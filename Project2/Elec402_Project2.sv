==> flow/design.v <==
module P3Blender(
input logic clk,
input logic reset,
input logic [4:0] Mode,
output logic [1:0] y);  
typedef enum logic [4:0] {
S0 = 5'b00000, 
S1 = 5'b00001,
S2 = 5'b00010,
S3 = 5'b00011,
S4 = 5'b00100,
S5 = 5'b00101,
S6 = 5'b00110,
S7 = 5'b00111,
S8 = 5'b01000,
S9 = 5'b01001,
S10 = 5'b01010,
S11 = 5'b01011,
S12 = 5'b01100,
S13 = 5'b01101,
S14 = 5'b01110,
S15 = 5'b01111,
S16 = 5'b10000,
S17 = 5'b10001,
S18 = 5'b10010,
S19 = 5'b10011,
S20 = 5'b10100,
S21 = 5'b10101,
S22 = 5'b10110,
S23 = 5'b10111,
S24 = 5'b11000,
PULSE33 = 5'b11101,
PULSE66 = 5'b11110,
PULSE100 = 5'b11111} statetype;
statetype state, nextstate;
always_ff @(posedge clk)
	if (reset) state <= S0;
	else state <= nextstate;
always_comb
	case (state)
		S0: 	if (Mode == 5'b11111) nextstate = PULSE100;  
			else if (Mode == 5'b11110) nextstate = PULSE66;
			else if (Mode == 5'b11101) nextstate = PULSE33;
			else if (Mode == 5'b00110) nextstate = S7;
			else if (Mode == 5'b01100) nextstate = S13;
			else if (Mode == 5'b10010) nextstate = S19;
			else nextstate = S1;
		S1: 	if (Mode == 5'b11111) nextstate = PULSE100; 
			else if (Mode == 5'b11110) nextstate = PULSE66;
			else if (Mode == 5'b11101) nextstate = PULSE33;
			else if (Mode == 5'b00110) nextstate = S8;
			else if (Mode == 5'b00111) nextstate = S8;
			else if (Mode == 5'b01100) nextstate = S14;
			else if (Mode == 5'b01101) nextstate = S14;
			else if (Mode == 5'b10010) nextstate = S20;
			else if (Mode == 5'b10011) nextstate = S20;
			else nextstate = S2;
		S2: 	if (Mode == 5'b11111) nextstate = PULSE100; 
			else if (Mode == 5'b11110) nextstate = PULSE66;
			else if (Mode == 5'b11101) nextstate = PULSE33;
			else if (Mode == 5'b00110) nextstate = S9;
			else if (Mode == 5'b00111) nextstate = S9;
			else if (Mode == 5'b01000) nextstate = S9;
			else if (Mode == 5'b01100) nextstate = S15;
			else if (Mode == 5'b01101) nextstate = S15;
			else if (Mode == 5'b01110) nextstate = S15;
			else if (Mode == 5'b10010) nextstate = S21;
			else if (Mode == 5'b10011) nextstate = S21;
			else if (Mode == 5'b10100) nextstate = S21;
			else nextstate = S3;
		S3: 	if (Mode == 5'b11111) nextstate = PULSE100; 
			else if (Mode == 5'b11110) nextstate = PULSE66;
			else if (Mode == 5'b11101) nextstate = PULSE33;
			else if (Mode == 5'b00110) nextstate = S10;
			else if (Mode == 5'b00111) nextstate = S10;
			else if (Mode == 5'b01000) nextstate = S10;
			else if (Mode == 5'b01001) nextstate = S10;
			else if (Mode == 5'b01100) nextstate = S16;
			else if (Mode == 5'b01101) nextstate = S16;
			else if (Mode == 5'b01110) nextstate = S16;
			else if (Mode == 5'b01111) nextstate = S16;
			else if (Mode == 5'b10010) nextstate = S22;
			else if (Mode == 5'b10011) nextstate = S22;
			else if (Mode == 5'b10100) nextstate = S22;
			else if (Mode == 5'b10101) nextstate = S22;
			else nextstate = S4;
		S4: 	if (Mode == 5'b11111) nextstate = PULSE100; 
			else if (Mode == 5'b11110) nextstate = PULSE66;
			else if (Mode == 5'b11101) nextstate = PULSE33;		
			else if (Mode == 5'b00110) nextstate = S11;
			else if (Mode == 5'b00111) nextstate = S11;
			else if (Mode == 5'b01000) nextstate = S11;
			else if (Mode == 5'b01001) nextstate = S11;
			else if (Mode == 5'b01010) nextstate = S11;	
			else if (Mode == 5'b01100) nextstate = S17;
			else if (Mode == 5'b01101) nextstate = S17;
			else if (Mode == 5'b01110) nextstate = S17;
			else if (Mode == 5'b01111) nextstate = S17;
			else if (Mode == 5'b10000) nextstate = S17;
			else if (Mode == 5'b10010) nextstate = S23;
			else if (Mode == 5'b10011) nextstate = S23;
			else if (Mode == 5'b10100) nextstate = S23;
			else if (Mode == 5'b10101) nextstate = S23;
			else if (Mode == 5'b10110) nextstate = S23;
			else nextstate = S5;
		S5: 	if (Mode == 5'b11111) nextstate = PULSE100; 
			else if (Mode == 5'b11110) nextstate = PULSE66;
			else if (Mode == 5'b11101) nextstate = PULSE33;
			else if (Mode == 5'b00110) nextstate = S6;
			else if (Mode == 5'b01100) nextstate = S12;
			else if (Mode == 5'b10010) nextstate = S18;
			else nextstate = S0;
		S6: 	if (Mode == 5'b11111) nextstate = PULSE100; 
			else if (Mode == 5'b11110) nextstate = PULSE66; 
			else if (Mode == 5'b11101) nextstate = PULSE33;
			else nextstate = S7;
		S7: 	if (Mode == 5'b11111) nextstate = PULSE100; 
			else if (Mode == 5'b11110) nextstate = PULSE66;
			else if (Mode == 5'b11101) nextstate = PULSE33;
			else nextstate = S8;
		S8: 	if (Mode == 5'b01111) nextstate = PULSE100; 
			else if (Mode == 5'b11110) nextstate = PULSE66;
			else if (Mode == 5'b11101) nextstate = PULSE33;
			else nextstate = S9;
		S9: 	if (Mode == 5'b11111) nextstate = PULSE100; 
			else if (Mode == 5'b11110) nextstate = PULSE66;
			else if (Mode == 5'b11101) nextstate = PULSE33;
			else nextstate = S10;
		S10: 	if (Mode == 5'b11111) nextstate = PULSE100; 
			else if (Mode == 5'b11110) nextstate = PULSE66;
			else if (Mode == 5'b11101) nextstate = PULSE33;
			else nextstate = S11;
		S11: 	if (Mode == 5'b11111) nextstate = PULSE100;  
			else if (Mode == 5'b11110) nextstate = PULSE66;
			else if (Mode == 5'b11101) nextstate = PULSE33;
			else if (Mode == 5'b00110) nextstate = S6;
			else if (Mode == 5'b01100) nextstate = S12;
			else if (Mode == 5'b10010) nextstate = S18;
			else nextstate = S0;
		S12: 	if (Mode == 5'b11111) nextstate = PULSE100;  
			else if (Mode == 5'b11110) nextstate = PULSE66;
			else if (Mode == 5'b11101) nextstate = PULSE33;
			else if (Mode == 5'b00110) nextstate = S7;
			else if (Mode == 5'b10010) nextstate = S19;
			else nextstate = S13;
		S13: 	if (Mode == 5'b11111) nextstate = PULSE100; 
			else if (Mode == 5'b11110) nextstate = PULSE66;
			else if (Mode == 5'b11101) nextstate = PULSE33;
			else if (Mode == 5'b00110) nextstate = S8;
			else if (Mode == 5'b00111) nextstate = S8;
			else if (Mode == 5'b10010) nextstate = S20;
			else if (Mode == 5'b10011) nextstate = S20;
			else nextstate = S14;
		S14: 	if (Mode == 5'b11111) nextstate = PULSE100; 
			else if (Mode == 5'b11110) nextstate = PULSE66;
			else if (Mode == 5'b11101) nextstate = PULSE33;
			else if (Mode == 5'b00110) nextstate = S9;
			else if (Mode == 5'b00111) nextstate = S9;
			else if (Mode == 5'b01000) nextstate = S9;
			else if (Mode == 5'b10010) nextstate = S21;
			else if (Mode == 5'b10011) nextstate = S21;
			else if (Mode == 5'b10100) nextstate = S21;
			else nextstate = S15;
		S15: 	if (Mode == 5'b11111) nextstate = PULSE100; 
			else if (Mode == 5'b11110) nextstate = PULSE66;
			else if (Mode == 5'b11101) nextstate = PULSE33;
			else if (Mode == 5'b00110) nextstate = S10;
			else if (Mode == 5'b00111) nextstate = S10;
			else if (Mode == 5'b01000) nextstate = S10;
			else if (Mode == 5'b01001) nextstate = S10;
			else if (Mode == 5'b10010) nextstate = S22;
			else if (Mode == 5'b10011) nextstate = S22;
			else if (Mode == 5'b10100) nextstate = S22;
			else if (Mode == 5'b10101) nextstate = S22;
			else nextstate = S16;
		S16: 	if (Mode == 5'b11111) nextstate = PULSE100; 
			else if (Mode == 5'b11110) nextstate = PULSE66;
			else if (Mode == 5'b11101) nextstate = PULSE33;		
			else if (Mode == 5'b00110) nextstate = S11;
			else if (Mode == 5'b00111) nextstate = S11;
			else if (Mode == 5'b01000) nextstate = S11;
			else if (Mode == 5'b01001) nextstate = S11;
			else if (Mode == 5'b01010) nextstate = S11;	
			else if (Mode == 5'b10010) nextstate = S23;
			else if (Mode == 5'b10011) nextstate = S23;
			else if (Mode == 5'b10100) nextstate = S23;
			else if (Mode == 5'b10101) nextstate = S23;
			else if (Mode == 5'b10110) nextstate = S23;
			else nextstate = S17;
		S17: 	if (Mode == 5'b11111) nextstate = PULSE100; 
			else if (Mode == 5'b11110) nextstate = PULSE66;
			else if (Mode == 5'b11101) nextstate = PULSE33;
			else if (Mode == 5'b00110) nextstate = S6;
			else if (Mode == 5'b01100) nextstate = S12;
			else if (Mode == 5'b10010) nextstate = S18;
			else nextstate = S0;
		S18: 	if (Mode == 5'b11111) nextstate = PULSE100; 
			else if (Mode == 5'b11110) nextstate = PULSE66; 
			else if (Mode == 5'b11101) nextstate = PULSE33;
			else if (Mode == 5'b00110) nextstate = S7;
			else nextstate = S19;
		S19: 	if (Mode == 5'b11111) nextstate = PULSE100; 
			else if (Mode == 5'b11110) nextstate = PULSE66;
			else if (Mode == 5'b11101) nextstate = PULSE33;
			else if (Mode == 5'b00110) nextstate = S8;
			else if (Mode == 5'b00111) nextstate = S8;
			else nextstate = S20;
		S20: 	if (Mode == 5'b01111) nextstate = PULSE100; 
			else if (Mode == 5'b11110) nextstate = PULSE66;
			else if (Mode == 5'b11101) nextstate = PULSE33;
			else if (Mode == 5'b00110) nextstate = S9;
			else if (Mode == 5'b00111) nextstate = S9;
			else if (Mode == 5'b01000) nextstate = S9;
			else nextstate = S21;
		S21: 	if (Mode == 5'b11111) nextstate = PULSE100;
			else if (Mode == 5'b11110) nextstate = PULSE66;
			else if (Mode == 5'b11101) nextstate = PULSE33;
			else if (Mode == 5'b00110) nextstate = S10;
			else if (Mode == 5'b00111) nextstate = S10;
			else if (Mode == 5'b01000) nextstate = S10;
			else if (Mode == 5'b01001) nextstate = S10;
			else nextstate = S22;
		S22: 	if (Mode == 5'b11111) nextstate = PULSE100; 
			else if (Mode == 5'b11110) nextstate = PULSE66;
			else if (Mode == 5'b11101) nextstate = PULSE33;
			else if (Mode == 5'b00110) nextstate = S11;
			else if (Mode == 5'b00111) nextstate = S11;
			else if (Mode == 5'b01000) nextstate = S11;
			else if (Mode == 5'b01001) nextstate = S11;
			else if (Mode == 5'b01010) nextstate = S11;	
			else nextstate = S23;
		S23: 	if (Mode == 5'b11111) nextstate = PULSE100;  
			else if (Mode == 5'b11110) nextstate = PULSE66;
			else if (Mode == 5'b11101) nextstate = PULSE33;
			else if (Mode == 5'b00110) nextstate = S6;
			else if (Mode == 5'b01100) nextstate = S12;
			else if (Mode == 5'b10010) nextstate = S18;
			else nextstate = S0;
		PULSE33: if (Mode == 5'b11101) nextstate = PULSE33;  
			else nextstate = S0;
		PULSE66: if (Mode == 5'b11110) nextstate = PULSE66; 
			else nextstate = S0;
		PULSE100: if (Mode == 5'b11111) nextstate = PULSE100; 
			else nextstate = S0;  
		default: nextstate = S0;  
	endcase
assign y = (state == 5'b11111)?  2'b11 : 
	((state == 5'b11110)? 2'b10 : 
	((state == 5'b11101)? 2'b01 : ((state >= 5'b10010)? 2'b10: ((state >= 5'b01100)? 2'b01 : (state >= 5'b00110)? 2'b11 : 2'b00)))); 
endmodule
Step by step through the tools: P3Blender
The steps from the RTL of P3Blender to its reports follow in flow order.
Line numbers count from 1 in the design file above.
Library cell names are shortened.
{"block": "setup", "design": "P3Blender", "clock_port": "clk", "lib": "sky130hd", "corner": "tt_025C_1v80"}

Elaborated design
Yosys after proc, flatten, opt, wreduce and memory -nomap, before mapping. Enables and synchronous resets that opt folds into registers are not counted as muxes. Memory bits, and registers merged into a memory's read port (data or address), are not among the register bits. Print and check cells are not counted. Equal cells are merged and count once.
{"block": "bits", "reg_bits": 5, "latchBits": 0, "mem_bits_rw": 0, "rom_bits": 0, "clocked_rd_ports_x_width": 0, "mem_count": 0, "inputBits": 7, "out_inout_bits": 2, "word_cells": 216}
{"block": "op_classes", "add_sub_neg": 0, "multipliers": 0, "div": 0, "compare": 3, "eq_ne": 44, "n_shift": 0, "mux": 166, "n_logic": 0, "n_reduce_logical": 2}
{"block": "op_table", "cell": "2-to-1 mux 5 bit", "n": 150}
{"block": "op_table", "cell": "case mux 5 bit (select 24 bit)", "n": 1}
{"block": "op_table", "cell": "equality test 5 bit (second input constant)", "n": 20}
{"block": "op_table", "cell": "equality test 5 x 4 -> 1 bit (second input constant)", "n": 15}
{"block": "op_table", "cell": "equality test 5 x 3 -> 1 bit (second input constant)", "n": 6}
{"block": "op_table", "cell": "2-to-1 mux 3 bit", "n": 9}
{"block": "op_table", "cell": "2-to-1 mux 2 bit", "n": 6}
{"block": "op_table", "cell": "equality test 5 x 2 -> 1 bit (second input constant)", "n": 2}
{"block": "op_table", "cell": "equality test 5 x 1 -> 1 bit (second input constant)", "n": 1}
{"block": "op_table", "cell": ">= comparator 5 x 3 -> 1 bit (second input constant)", "n": 1}
{"block": "op_table", "cell": ">= comparator 5 x 4 -> 1 bit (second input constant)", "n": 1}
{"block": "op_table", "cell": ">= comparator 5 bit (second input constant)", "n": 1}
{"block": "op_table", "cell": "zero test 5 bit", "n": 1}
{"block": "op_table", "cell": "OR reduction 4 bit", "n": 1}

Longest topological paths
Longest topological path by Yosys (ltp), each cell counted once; first at word level (registers and memories cut), then after technology mapping (sequential cells cut; the memories' decode and read muxes count).
{"block": "depth", "word_depth": 20, "abc_area": 0, "mapped_depth": 6, "mapped_depth_nobuf": 4}

Mapped cells and area
Source: synth_stat.txt of the flow (Yosys; design flattened, memories mapped). It holds for the ABC_AREA given above (unset counts as 0); a run with the other value may have another netlist.
{"block": "synth_totals", "stdcells": 220, "mapped_area_um2": 1717.9, "seqArea_um2": 540.5, "ffs": 27, "buffers": 16}
{"block": "by_type", "cell": "dfxtp_1", "n": 27, "type_area_um2": 540.518}
{"block": "by_type", "cell": "o21ai_0", "n": 17, "type_area_um2": 85.082}
{"block": "by_type", "cell": "a21oi_1", "n": 13, "type_area_um2": 65.062}
{"block": "by_type", "cell": "nor2_1", "n": 16, "type_area_um2": 60.058}
{"block": "by_type", "cell": "nor3_1", "n": 12, "type_area_um2": 60.058}
{"block": "by_type", "cell": "nand2b_1", "n": 8, "type_area_um2": 50.048}
{"block": "by_type", "cell": "nand2_1", "n": 13, "type_area_um2": 48.797}
{"block": "by_type", "cell": "buf_4", "n": 6, "type_area_um2": 45.043}
{"block": "by_type", "cell": "nand3_1", "n": 9, "type_area_um2": 45.043}
{"block": "by_type", "cell": "o21a_1", "n": 6, "type_area_um2": 45.043}
{"block": "by_type", "cell": "nor2b_1", "n": 7, "type_area_um2": 43.792}
{"block": "by_type", "cell": "nor4_1", "n": 7, "type_area_um2": 43.792}
{"block": "by_type", "cell": "a32o_1", "n": 4, "type_area_um2": 40.038}
{"block": "by_type", "cell": "buf_2", "n": 6, "type_area_um2": 30.029}
{"block": "by_type", "cell": "o31ai_1", "n": 4, "type_area_um2": 30.029}
{"block": "by_type", "cell": "a22o_1", "n": 3, "type_area_um2": 26.275}
{"block": "by_type", "cell": "inv_1", "n": 7, "type_area_um2": 26.275}
{"block": "by_type", "cell": "o2111ai_1", "n": 3, "type_area_um2": 26.275}
Not listed: further types 32, cells in them 52.

Timing after synthesis
Path of least setup slack by OpenSTA after synthesis, without wires, with an ideal clock, recovery checks aside; 20% of the period is set as input and as output delay. Where synthesis merged equal registers, the netlist keeps one of their names.
{"block": "synth_timing", "path_type": "flip-flop to output port", "startpoint": "reg state", "endpoint": "out y[0]", "period_ps": 1610, "output_delay_ps": 322, "launch_ps": 0, "arrival_time_ps": 1191, "required_time_ps": 1288, "slack_ps": 97, "delay_ps": 1191, "stages": 4, "n_path_buf": 0, "synth_period_reached_ps": 1513}
"delay_ps" is the arrival time less input delay plus setup time.
A path that ends at an output port has no setup time.
"stages" counts driving pins, that of a launching flip-flop among them; a cell with two outputs on the path counts twice.
"synth_period_reached_ps" = period - worst setup slack (recovery checks aside). The figure is calculated, with input and output delays left at 20% of the set period.
Where an end lacks its bit number, it is one bit of the signal, or one of the new flip-flops if synthesis recoded a state register.
The rows between start and end are the longest chain of elaborated cells between them; the timing report does not say that the signal goes this way. Where chains are equally long, one stands for them.
A line is the first line of the expression or statement that the cell stems from. Yosys adds cells for indexed reads and writes and turns some case tables into memories.
{"block": "synth_between", "cell_sequence": "dfxtp_1 -> or4_1 -> o31ai_1 -> a21oi_1", "elab_chain_len": 7, "cone_cells": 12}
{"block": "synth_lines", "item": "start: declaration", "line": 35, "source": "statetype state, nextstate;"}
{"block": "synth_lines", "item": "start: assignment", "line": 37, "source": "if (reset) state <= S0;"}
{"block": "synth_lines", "item": "start: assignment", "line": 38, "source": "else state <= nextstate;"}
{"block": "synth_lines", "item": ">= comparator 5 x 3 -> 1 bit", "line": 249, "source": "((state == 5'b11101)? 2'b01 : ((state >= 5'b10010)? 2'b10: ((state >= 5'b01100)? 2'b01 : (state >= 5'b00110)? ..."}
{"block": "synth_lines", "item": "2-to-1 mux 2 bit x4", "line": 249}
{"block": "synth_lines", "item": "2-to-1 mux 2 bit", "line": 248, "source": "((state == 5'b11110)? 2'b10 :"}
{"block": "synth_lines", "item": "2-to-1 mux 2 bit", "line": 247, "source": "assign y = (state == 5'b11111)?  2'b11 :"}
{"block": "synth_lines", "item": "end: declaration", "line": 5, "source": "output logic [1:0] y);"}

Path in the finished layout
From the final timing report of run 2: the path of least setup slack in the routed layout; clock arrival at registers is part of the times.
The report prints the path's times to 10 ps; the period is as set.
{"block": "layout_timing", "path_type": "flip-flop to output port", "startpoint": "reg state", "endpoint": "out y[1]", "period_ps": 2810, "output_delay_ps": 560, "launch_ps": 270, "arrival_time_ps": 2030, "required_time_ps": 2250, "slack_ps": 210, "stages": 6, "n_path_buf": 1}
Where an end lacks its bit number, it is one bit of the signal, or one of the new flip-flops if synthesis recoded a state register.
The rows between start and end are the longest chain of elaborated cells between them; the timing report does not say that the signal goes this way. Where chains are equally long, one stands for them.
{"block": "layout_between", "cell_sequence": "dfxtp_1 -> nor4_1 -> nand2_1 -> o21a_1 -> o21ai_0 -> clkdlybuf4s50_1", "elab_chain_len": 7, "cone_cells": 12}
{"block": "layout_lines", "item": "start: declaration", "line": 35, "source": "statetype state, nextstate;"}
{"block": "layout_lines", "item": "start: assignment", "line": 37, "source": "if (reset) state <= S0;"}
{"block": "layout_lines", "item": "start: assignment", "line": 38, "source": "else state <= nextstate;"}
{"block": "layout_lines", "item": ">= comparator 5 x 3 -> 1 bit", "line": 249, "source": "((state == 5'b11101)? 2'b01 : ((state >= 5'b10010)? 2'b10: ((state >= 5'b01100)? 2'b01 : (state >= 5'b00110)? ..."}
{"block": "layout_lines", "item": "2-to-1 mux 2 bit x4", "line": 249}
{"block": "layout_lines", "item": "2-to-1 mux 2 bit", "line": 248, "source": "((state == 5'b11110)? 2'b10 :"}
{"block": "layout_lines", "item": "2-to-1 mux 2 bit", "line": 247, "source": "assign y = (state == 5'b11111)?  2'b11 :"}
{"block": "layout_lines", "item": "end: declaration", "line": 5, "source": "output logic [1:0] y);"}

Memo
Re: implementation data of P3Blender

Flow measurements of P3Blender on sky130hd: 2 stored runs with different settings, listed in no order. Input and output delays are each 20% of the period that was set; the output load is 0.01 pF.
"period_less_ws_ps" = clock period - worst setup slack. The figure is calculated, with input and output delays left at 20% of the set period.
"worst_path_ps" is the time allowed to the run's worst setup path (the clock period less input and output delay, where it has them) less its slack. Clock arrival times count: a late capture clock shortens it, a late launch clock lengthens it.
"final_power_mw" rests on the timing tool's default activity at the inputs, not on a simulated workload.
"worst_path_ps" is given in steps of 10 ps.

{"run": "run 1", "settings": { "period_ns": 1.07, "CORE_UTILIZATION": 52, "PLACE_DENSITY_LB_ADDON": 0.19, "HOLD_SLACK_MARGIN": 0.29, "CELL_PAD_IN_SITES_GLOBAL_PLACEMENT": 2, "CELL_PAD_IN_SITES_DETAIL_PLACEMENT": 2, "CTS_CLUSTER_DIAMETER": 43, "MAX_ROUTING_LAYER": "met4", "CAP_MARGIN": 20, "CORE_MARGIN": 2, "SLEW_MARGIN": 20 }, "outcome": "incomplete, placement halted on FLW-0024"}
{"run": "run 2", "settings": { "period_ns": 2.81, "CAP_MARGIN": 20, "CORE_MARGIN": 2, "CORE_UTILIZATION": 40, "SLEW_MARGIN": 20 }, "results": { "post_route_util_frac": 0.469, "worst_path_ps": 2030, "critical_path_type": "flip-flop to output port", "finish.stdcell_area_um2": 1904.3, "final_power_mw": 0.7736, "final_die_area_um2": 4835.1, "setup_ws_ps": 213, "holdWs_ps": 505, "period_less_ws_ps": 2597, "fin_tns_ps": 0, "yosys.chip_area_um2": 1717.9 }}
